==> flow/design.v <==
`timescale 1ns / 1ps
module LoopBack(
		input logic																			clk,
		input logic																			reset, 
		input logic																			rx,
		output logic																		tx
    );
		logic [7:0] data_in;
		logic				tx_en;
		logic				data_en;
		logic				tx_busy;
		logic				tx_error;
		logic				rx_busy;
		logic	[7:0]	data_out;
		parameter logic [15:0] BAUD_DIVISOR = 16'h1458;
		typedef enum logic [1:0] {
			S0,
			S1,
			S2,
			S3
		} states;
		states state;
		UART #(
				.BAUD_DIVISOR(BAUD_DIVISOR)
			)uart_module(
				.clk(clk),
				.reset(reset),
				.data_in(data_in),
				.tx_en(tx_en),
				.rx(rx),
				.data_en(data_en),
				.tx_busy(tx_busy),
				.tx(tx),
				.tx_error(tx_error),
				.rx_busy(rx_busy),
				.data_out(data_out)
			);
		always_ff @(posedge clk or posedge reset) begin
		if (reset) begin
			state																					<= S0;
			tx_en																					<= 1'b0;
		end
		else begin
			case (state)
				S0 : begin	 
					tx_en 																		<= 1'b0;
					if (rx_busy == 1'b1) begin  
						state																		<= S1;
					end
				end
				S1 : begin	 
					if (rx_busy == 1'b0) begin  
						state																		<= S2;
					end
				end
				S2 : begin	 
					data_in																		<= data_out;
					tx_en																			<= 1'b1;
					state																			<= S3;
				end
				S3 : begin	 
					if (tx_busy == 1'b0) begin	 
						tx_en																		<= 1'b0;
						state																		<= S0;
					end 
				end
				default : begin
					state																			<= S0;
				end
			endcase
		end
		end  
endmodule
`timescale 1ns / 1ps
module Receiver # (
			parameter logic [15:0] BAUD_DIVISOR = 16'h1458
		)(
			input	logic 																	clk,
			input logic 																	reset,					 
			input logic																		rx,							 
			input logic																		data_en,				 
			output logic 																	tx_error,				 
			output logic																	rx_busy,				 
			output logic														[7:0] data_out				 
    );
		logic [15:0]	baud_counter = 16'b0;															 
		logic					rx_clk;                                            
		logic 				rx_clk_bk;																				 
		typedef enum logic {								
			CLK_IDLE,																											 
			CLK_ONGOING																										 
		} state_clk;
		state_clk clk_state;
		logic [7:0] received_data;																		
		logic [2:0] rx_bit;
		logic				rx_sync;																						 
		typedef enum logic [1:0] {
			RX_IDLE,
			RX_DATA,
			RX_END
		} state_r;
		state_r rx_state;
		always_ff @(posedge clk or posedge reset) begin
		if (reset) begin
			baud_counter 																	<= 16'b0;
		  rx_clk																				<= 1'b0; 			  
			rx_clk_bk																			<= 1'b0;
			clk_state																			<= CLK_IDLE;
		end
		else begin
			if (rx_busy == 1'b0) begin
				clk_state																		<= CLK_IDLE;    
			end 
			case (clk_state)
				CLK_IDLE : begin
					baud_counter 															<= 16'b0;
					rx_clk																		<= 1'b0; 				
					rx_clk_bk																	<= 1'b0;
					if(rx_busy == 1'b1) begin																	 
						clk_state																<= CLK_ONGOING;	 
					end
				end
				CLK_ONGOING : begin
					rx_clk_bk																	<= rx_clk;			 
					if (baud_counter >= BAUD_DIVISOR) begin
						baud_counter 														<= 16'b0;				 
						rx_clk																	<= ~ rx_clk;
					end
					else 
						baud_counter <= baud_counter + 1;												 
					end
				default: begin
						clk_state 																 <= CLK_IDLE;
        end
			endcase
		end
		end
		always_ff @(posedge clk or posedge reset) begin
		if (reset) begin
			rx_sync																				<= 1'b1;
			received_data																	<= 8'b0;
			data_out																			<= 8'b0;
			tx_error																			<= 1'b0;
			rx_busy																				<= 1'b0;
			rx_state																			<= RX_IDLE;
			rx_bit																				<= 3'b0;
		end
		else begin
			rx_sync <= rx;																							 	 
			case (rx_state) 
				RX_IDLE : begin
					received_data															<= 8'b0;
					tx_error																	<= 1'b0;				 
					rx_busy																		<= 1'b0;				 
					rx_bit 																		<= 3'b0;
					if (rx_sync == 1'b0) begin														  	 
						rx_busy																	<= 1'b1;				 
					end
					if (rx_clk == 1'b1 && rx_clk_bk == 1'b0) begin						 
						rx_state																<= RX_DATA;
					end
				end
				RX_DATA : begin
					if (rx_clk == 1'b1 && rx_clk_bk == 1'b0) begin
						if (rx_bit == 8'd7) begin
							rx_state															<= RX_END;			 
						end
						received_data[rx_bit]										<= rx_sync;			 
						rx_bit 																	<= rx_bit + 1;
					end
				end
				RX_END : begin
					if (rx_clk == 1'b1 && rx_clk_bk == 1'b0) begin
						if (rx_sync != 1'b1) begin															 
							tx_error 															<= 1'b1;				 
							rx_state															<= RX_IDLE;			
						end
						else begin
							data_out															<= received_data;	 
							rx_busy																<= 1'b0;					 
							rx_state															<= RX_IDLE;				 
						end
					end
				end
				default : begin
					rx_state																	<= RX_IDLE;
				end
			endcase
		end	
		end 
		endmodule
`timescale 1ns / 1ps
module Transmitter # (
			parameter logic [15:0] BAUD_DIVISOR = 16'h1458
		)(
			input	logic 																	clk,
			input logic 																	reset,					 
			input logic															[7:0]	data_in,				 
			input logic																		tx_en,					 
			output logic																	tx_busy,				 
			output logic																	tx							 
    );
		logic [15:0]	baud_counter = 16'b0;															 
		logic					tx_clk;                                            
		logic 				tx_clk_bk;																				 
		typedef enum logic [1:0] {
			TX_IDLE,
			TX_DATA,
			TX_END
		} state_t;
		state_t state;
		logic [7:0] data;
		logic 			tx_en_given;																				 
		logic [2:0] tx_bit;
		always_ff @(posedge clk or posedge reset) begin
		if (reset) begin
			baud_counter 																	<= 16'b0;
		  tx_clk																				<= 1'b0;
			tx_clk_bk																			<= 1'b0;
		end
		else begin
			tx_clk_bk																			<= tx_clk;			 
			if (baud_counter >= BAUD_DIVISOR) begin
				baud_counter 																<= 16'b0;				 
				tx_clk																			<= ~ tx_clk;
			end
			else 
				baud_counter <= baud_counter + 1;	 
		end
		end
		always_ff @(posedge clk or posedge reset) begin
		if (reset) begin
			state																				 <= TX_IDLE;
			data																				 <= 8'b0;
			tx																					 <= 1'b1;					 
			tx_busy																			 <= 1'b0;
			tx_en_given																 	 <= 1'b0;
			tx_bit																			 <= 3'b0;
		end
		else begin
			case (state) 
				TX_IDLE : begin
					data 																		 <= data_in;
					tx 																			 <= 1'b1;					 
					tx_busy																	 <= 1'b0; 				 
					tx_bit																	 <= 3'd0;					 
					if (tx_en == 1'b1) begin
						tx_en_given 												 	 <= 1'b1;					 
					end
					if (tx_clk == 1'b1 && tx_clk_bk == 1'b0) begin						 
						if (tx_en_given == 1'b1) begin
							tx 																	 <= 1'b0;					 
							tx_busy															 <= 1'b1;					 
							tx_en_given												   <= 1'b0;					 
							state																 <= TX_DATA;			 
						end
					end
				end
				TX_DATA : begin
					if (tx_clk == 1'b1 && tx_clk_bk == 1'b0) begin	
						if (tx_bit == 3'd7) begin
							state																 <= TX_END; 			 
						end
						tx 																		 <= data[tx_bit];  
						tx_bit															 	 <= tx_bit + 1;
					end 
				end
				TX_END : begin
					if (tx_clk == 1'b1 && tx_clk_bk == 1'b0) begin	
						tx 																		 <= 1'b1; 				 
						state 															   <= TX_IDLE;			 
					end
				end
				default: begin
						state 																 <= TX_IDLE;
        end
			endcase
		end
		end
endmodule
`timescale 1ns / 1ps
module UART # (
		parameter logic [15:0] BAUD_DIVISOR = 16'h1458
		)(
		input logic																			clk,
		input logic																			reset,
		input logic 															[7:0]	data_in,
		input logic																			tx_en,
		input logic																			rx,
		input logic																			data_en,
		output logic																		tx_busy,
		output logic																		tx,
		output logic																		tx_error,
		output logic																		rx_busy,
		output logic															[7:0] data_out
    );
		logic [7:0] tx_data;																															 
		Transmitter #(
			.BAUD_DIVISOR(BAUD_DIVISOR)
		)transmitter (
			.clk(clk),
			.reset(reset),
			.data_in(data_in),
			.tx_en(tx_en),
			.tx_busy(tx_busy),
			.tx(tx)
		);
		Receiver #(
			.BAUD_DIVISOR(BAUD_DIVISOR)
		)receiver (
			.clk(clk),
			.reset(reset),
			.rx(rx),
			.data_en(data_en),																																	 
			.tx_error(tx_error),
			.rx_busy(rx_busy),
			.data_out(data_out)
		);
endmodule
From RTL to reports: LoopBack
Tool output for the design above, in the order of the flow.
Lines are those of the file above, counted from 1.
Cell names lack the library's common part.
{"block": "inputs", "top_module": "LoopBack", "clock": "clk", "cell_library": "sky130hd", "pvt_corner": "tt_025C_1v80"}

Word-level counts
Source: Yosys, flattened and elaborated, memories not mapped. Widths are those after wreduce. Registers that Yosys merges into a memory's read port (data or address) are not register bits. Print and check cells do not count. Equal cells are merged and count once.
{"block": "classes", "n_eq": 23, "n_logic": 9, "mux": 46, "cmp": 2, "add_sub_neg": 5, "reduce_logical": 21, "shifts": 3}
{"block": "ops", "cell": "adder 16 x 1 -> 16 bit with constant B", "count": 2}
{"block": "ops", "cell": "greater-or-equal comparator 16 x 13 -> 1 bit with constant B", "count": 2}
{"block": "ops", "cell": "case mux 16 bit (select 2 bit)", "count": 1}
{"block": "ops", "cell": "2-to-1 mux 16 bit", "count": 2}
{"block": "ops", "cell": "!= test 2 bit with constant B", "count": 12}
{"block": "ops", "cell": "2-to-1 mux 2 bit", "count": 12}
{"block": "ops", "cell": "2-to-1 mux 1 bit", "count": 17}
{"block": "ops", "cell": "case mux 8 bit (select 2 bit)", "count": 1}
{"block": "ops", "cell": "case mux 3 bit (select 2 bit)", "count": 2}
{"block": "ops", "cell": "case mux 2 bit (select 3 bit)", "count": 2}
{"block": "ops", "cell": "AND reduction 3 bit", "count": 3}
{"block": "ops", "cell": "variable shift 1 x 4 -> 8 bit", "count": 1}
{"block": "ops", "cell": "variable shift 1 x 4 -> 8 bit with constant A", "count": 1}
{"block": "ops", "cell": "equality test 2 bit with constant B", "count": 4}
{"block": "ops", "cell": "AND reduction 2 bit", "count": 4}
{"block": "ops", "cell": "AND reduction 4 bit", "count": 2}
{"block": "ops", "cell": "indexed select 8 x 3 -> 1 bit", "count": 1}
{"block": "ops", "cell": "bitwise AND 8 bit", "count": 1}
{"block": "ops", "cell": "bitwise OR 8 bit", "count": 1}
{"block": "ops", "cell": "NOT 8 bit", "count": 1}
{"block": "ops", "cell": "case mux 2 bit (select 4 bit)", "count": 1}
{"block": "ops", "cell": "2-to-1 mux 8 bit", "count": 1}
{"block": "ops", "cell": "NOT 1 bit", "count": 6}
{"block": "ops", "cell": "equality test 2 x 1 -> 1 bit with constant B", "count": 3}
{"block": "ops", "cell": "logical NOT 2 bit", "count": 3}
{"block": "ops", "cell": "nonzero test 2 bit", "count": 3}
{"block": "ops", "cell": "adder 3 x 1 -> 3 bit with constant B", "count": 2}
{"block": "ops", "cell": "equality test 3 bit with constant B", "count": 2}
Other operator kinds: 9; their cells: 16.
{"block": "bits", "wordCells": 131, "output_inout_bits": 1, "input_bits": 3, "reg_bits": 87}

Longest topological paths
Longest topological path by Yosys (ltp), each cell counted once; first at word level (registers and memories cut), then after technology mapping (sequential cells cut; the memories' decode and read muxes count).
{"block": "depth", "ltp_word": 7, "ABC_AREA": 0, "ltp_mapped": 6, "depth_no_buf": 6}

Mapped cells and area
Source: synth_stat.txt of the flow (Yosys; design flattened, memories mapped). It holds for the ABC_AREA given above (unset counts as 0); a run with the other value may have another netlist.
Totals and module areas in this step are rounded.
{"block": "types", "cell_type": "dfrtp_1", "count": 78, "area_total_um2": 1.95E+03}
{"block": "types", "cell_type": "edfxtp_1", "count": 8, "area_total_um2": 240.23}
{"block": "types", "cell_type": "mux2_2", "count": 18, "area_total_um2": 202.694}
{"block": "types", "cell_type": "xnor2_1", "count": 16, "area_total_um2": 140.134}
{"block": "types", "cell_type": "ha_1", "count": 11, "area_total_um2": 137.632}
{"block": "types", "cell_type": "dfstp_2", "count": 5, "area_total_um2": 131.376}
{"block": "types", "cell_type": "nor2_1", "count": 34, "area_total_um2": 127.622}
{"block": "types", "cell_type": "nand2_1", "count": 30, "area_total_um2": 112.608}
{"block": "types", "cell_type": "nand3_1", "count": 17, "area_total_um2": 85.082}
{"block": "types", "cell_type": "inv_1", "count": 20, "area_total_um2": 75.072}
{"block": "types", "cell_type": "xor2_1", "count": 7, "area_total_um2": 61.309}
{"block": "types", "cell_type": "a21oi_1", "count": 11, "area_total_um2": 55.053}
{"block": "types", "cell_type": "o21ai_0", "count": 11, "area_total_um2": 55.053}
{"block": "types", "cell_type": "a32o_1", "count": 5, "area_total_um2": 50.048}
{"block": "types", "cell_type": "mux4_2", "count": 2, "area_total_um2": 45.043}
{"block": "types", "cell_type": "nor3_1", "count": 9, "area_total_um2": 45.043}
{"block": "types", "cell_type": "a22o_1", "count": 5, "area_total_um2": 43.792}
{"block": "types", "cell_type": "nand4_1", "count": 6, "area_total_um2": 37.536}
Not listed: further types 24, cells in them 46.
{"block": "mapped", "flip_flops": 91, "seq_area_um2": 2300, "n_buf": 11, "yosys_area_um2": 3900, "mapped_cells": 339}
By module: a second synthesis without flattening, with its own total; a netlist apart from the flattened one above.
{"block": "unflattened", "hier_cells": 355, "hier_area_um2": 4000}
Each row is one instance without its submodules.
{"block": "by_module", "mod": "Receiver (BAUD_DIVISOR=5208)", "area_um2": 2000, "seq_area_um2": 1100, "n_cells": 184, "n_inst": 1}
{"block": "by_module", "mod": "Transmitter (BAUD_DIVISOR=5208)", "area_um2": 1600, "seq_area_um2": 880, "n_cells": 144, "n_inst": 1}
{"block": "by_module", "mod": "LoopBack", "area_um2": 450, "seq_area_um2": 370, "n_cells": 27, "n_inst": 1}
{"block": "by_module", "mod": "UART (BAUD_DIVISOR=5208)", "area_um2": 0.0, "seq_area_um2": 0.0, "n_cells": 0, "n_inst": 1}

Timing after synthesis
Source: OpenSTA report_checks on the synthesized netlist (no wires, ideal clock, input and output delay 20% of the period each), path of least setup slack; recovery checks are left aside. Register names are those of the netlist, which keeps one name where synthesis merged equal registers.
{"block": "synth_timing", "path_kind": "register to register", "start": "reg uart_module.receiver.rx_bit[0]", "end": "reg uart_module.receiver.received_data[5]", "required_ps": 2028, "path_buffers": 0, "arrival_time_ps": 1585, "path_delay_ps": 1707, "setup_slack_ps": 443, "path_stages": 7, "t_first_pin_ps": 0, "setup_time_ps": 122, "clock_period_ps": 2150, "period_less_setup_slack_ps": 1707}
"path_delay_ps" is the arrival time less input delay plus setup time.
"path_stages" counts driving pins, that of a launching flip-flop among them; a cell with two outputs on the path counts twice.
"period_less_setup_slack_ps" is the clock period less the worst setup slack; recovery checks do not enter. This is arithmetic on one report: input and output delays are still those of the set period (20% each).
Between the ends stands the longest chain of elaborated cells between them, by number of cells; it is not shown to be the way that was timed. Of several equally long chains one is given.
Each line given opens the expression or statement behind the cell; cells for indexed reads and writes are added by Yosys, which also makes memories of some case tables.
At most two assigning lines are given for a register; there are more.
{"block": "synth_via", "path_cell_list": "dfrtp_1 inv_1 ha_1 xor2_1 nor2b_1 nand2_1 a32o_1", "elab_chain_cells": 7, "cone_cells": 8, "cone_lines": 3, "cone_classes": "add/sub (1); shift (2); mux (2); logic (3)"}
{"block": "synth_lines", "element": "from (decl)", "line_no": 95, "rtl": "logic [2:0] rx_bit;"}
{"block": "synth_lines", "element": "from (assign)", "line_no": 146, "rtl": "rx_bit <= 3'b0;"}
{"block": "synth_lines", "element": "from (assign)", "line_no": 169, "rtl": "rx_bit <= rx_bit + 1;"}
{"block": "synth_lines", "element": "negator 3 -> 4 bit", "line_no": 168, "rtl": "received_data[rx_bit] <= rx_sync;"}
{"block": "synth_lines", "element": "variable shift 1 x 4 -> 8 bit", "line_no": 168}
{"block": "synth_lines", "element": "NOT 8 bit", "line_no": 168}
{"block": "synth_lines", "element": "bitwise AND 8 bit", "line_no": 168}
{"block": "synth_lines", "element": "bitwise OR 8 bit", "line_no": 168}
{"block": "synth_lines", "element": "2-to-1 mux 8 bit", "line_no": 164, "rtl": "if (rx_clk == 1'b1 && rx_clk_bk == 1'b0) begin"}
{"block": "synth_lines", "element": "case mux 8 bit (select 2 bit)", "line_no": 150, "rtl": "case (rx_state)"}
{"block": "synth_lines", "element": "to (assign)", "line_no": 152, "rtl": "received_data <= 8'b0;"}
{"block": "synth_lines", "element": "to (assign)", "line_no": 168}
{"block": "synth_lines", "element": "to (decl)", "line_no": 94, "rtl": "logic [7:0] received_data;"}

Worst path after layout
From the final timing report of flow run A: the path of least setup slack in the routed layout; clock arrival at registers is part of the times.
The path's times are printed in steps of 10 ps; the period is the one set.
{"block": "layout_timing", "path_kind": "register to register", "start": "reg uart_module.receiver.rx_bit[0]", "end": "reg uart_module.receiver.received_data[2]", "t_first_pin_ps": 340, "required_ps": 2470, "clock_period_ps": 2240, "setup_slack_ps": 350, "arrival_time_ps": 2120, "path_buffers": 0, "setup_time_ps": 110, "path_stages": 7}
Between the ends stands the longest chain of elaborated cells between them, by number of cells; it is not shown to be the way that was timed. Of several equally long chains one is given.
At most two assigning lines are given for a register; there are more.
{"block": "layout_via", "path_cell_list": "dfrtp_1 inv_1 ha_1 xor2_1 nor2_1 nand2_1 a32o_1", "elab_chain_cells": 7, "cone_cells": 8, "cone_lines": 3, "cone_classes": "add/sub (1); shift (2); mux (2); logic (3)"}
{"block": "layout_lines", "element": "from (decl)", "line_no": 95, "rtl": "logic [2:0] rx_bit;"}
{"block": "layout_lines", "element": "from (assign)", "line_no": 146, "rtl": "rx_bit <= 3'b0;"}
{"block": "layout_lines", "element": "from (assign)", "line_no": 169, "rtl": "rx_bit <= rx_bit + 1;"}
{"block": "layout_lines", "element": "negator 3 -> 4 bit", "line_no": 168, "rtl": "received_data[rx_bit] <= rx_sync;"}
{"block": "layout_lines", "element": "variable shift 1 x 4 -> 8 bit", "line_no": 168}
{"block": "layout_lines", "element": "NOT 8 bit", "line_no": 168}
{"block": "layout_lines", "element": "bitwise AND 8 bit", "line_no": 168}
{"block": "layout_lines", "element": "bitwise OR 8 bit", "line_no": 168}
{"block": "layout_lines", "element": "2-to-1 mux 8 bit", "line_no": 164, "rtl": "if (rx_clk == 1'b1 && rx_clk_bk == 1'b0) begin"}
{"block": "layout_lines", "element": "case mux 8 bit (select 2 bit)", "line_no": 150, "rtl": "case (rx_state)"}
{"block": "layout_lines", "element": "to (assign)", "line_no": 152, "rtl": "received_data <= 8'b0;"}
{"block": "layout_lines", "element": "to (assign)", "line_no": 168}
{"block": "layout_lines", "element": "to (decl)", "line_no": 94, "rtl": "logic [7:0] received_data;"}

Data sheet: physical implementation of LoopBack

2 stored runs of LoopBack in the flow (synthesis by Yosys, layout by OpenROAD, sky130hd cells), in arbitrary order. Constraints: input delay and output delay 20% of the set period each, output load 0.01 pF.
"timing.achieved_period_ps": clock period set for the run, less the worst setup slack. It is reckoned from that one timing run; input and output delays stay at 20% of the period that was set.
"power_mw": no workload was simulated; the value follows from the tool's default switching activity.
Values from the reports are rounded here.

{"run": "flow run A", "settings": { "period_ns": 2.24, "CORE_UTILIZATION": 43, "SETUP_SLACK_MARGIN": 0.13, "CORE_MARGIN": 3, "TNS_END_PERCENT": 30, "GPL_TIMING_DRIVEN": 0, "CTS_CLUSTER_DIAMETER": 390, "CAP_MARGIN": 20, "SLEW_MARGIN": 20 }, "results": { "layout_utilization_pct": 50, "final_setup_tns_ps": 0, "cell_area_final_um2": 4300, "worstSetupSlack_ps": 350, "timing.achieved_period_ps": 1890, "power_mw": 2.8, "synth_area_um2": 3900, "die_area_um2": 10000 }}
{"run": "flow run B", "settings": { "period_ns": 0.941, "CORE_UTILIZATION": 48, "SETUP_SLACK_MARGIN": 0.14, "PLACE_DENSITY_LB_ADDON": 0.01, "CORE_ASPECT_RATIO": 0.9, "CELL_PAD_IN_SITES_DETAIL_PLACEMENT": 2, "ABC_AREA": 1, "GPL_TIMING_DRIVEN": 1, "GPL_ROUTABILITY_DRIVEN": 1, "CTS_CLUSTER_SIZE": 64, "CTS_CLUSTER_DIAMETER": 97, "MIN_ROUTING_LAYER": "met1", "CAP_MARGIN": 20, "CORE_MARGIN": 2, "SLEW_MARGIN": 20 }, "outcome": "stopped before the end: placement reported DPL-0033"}
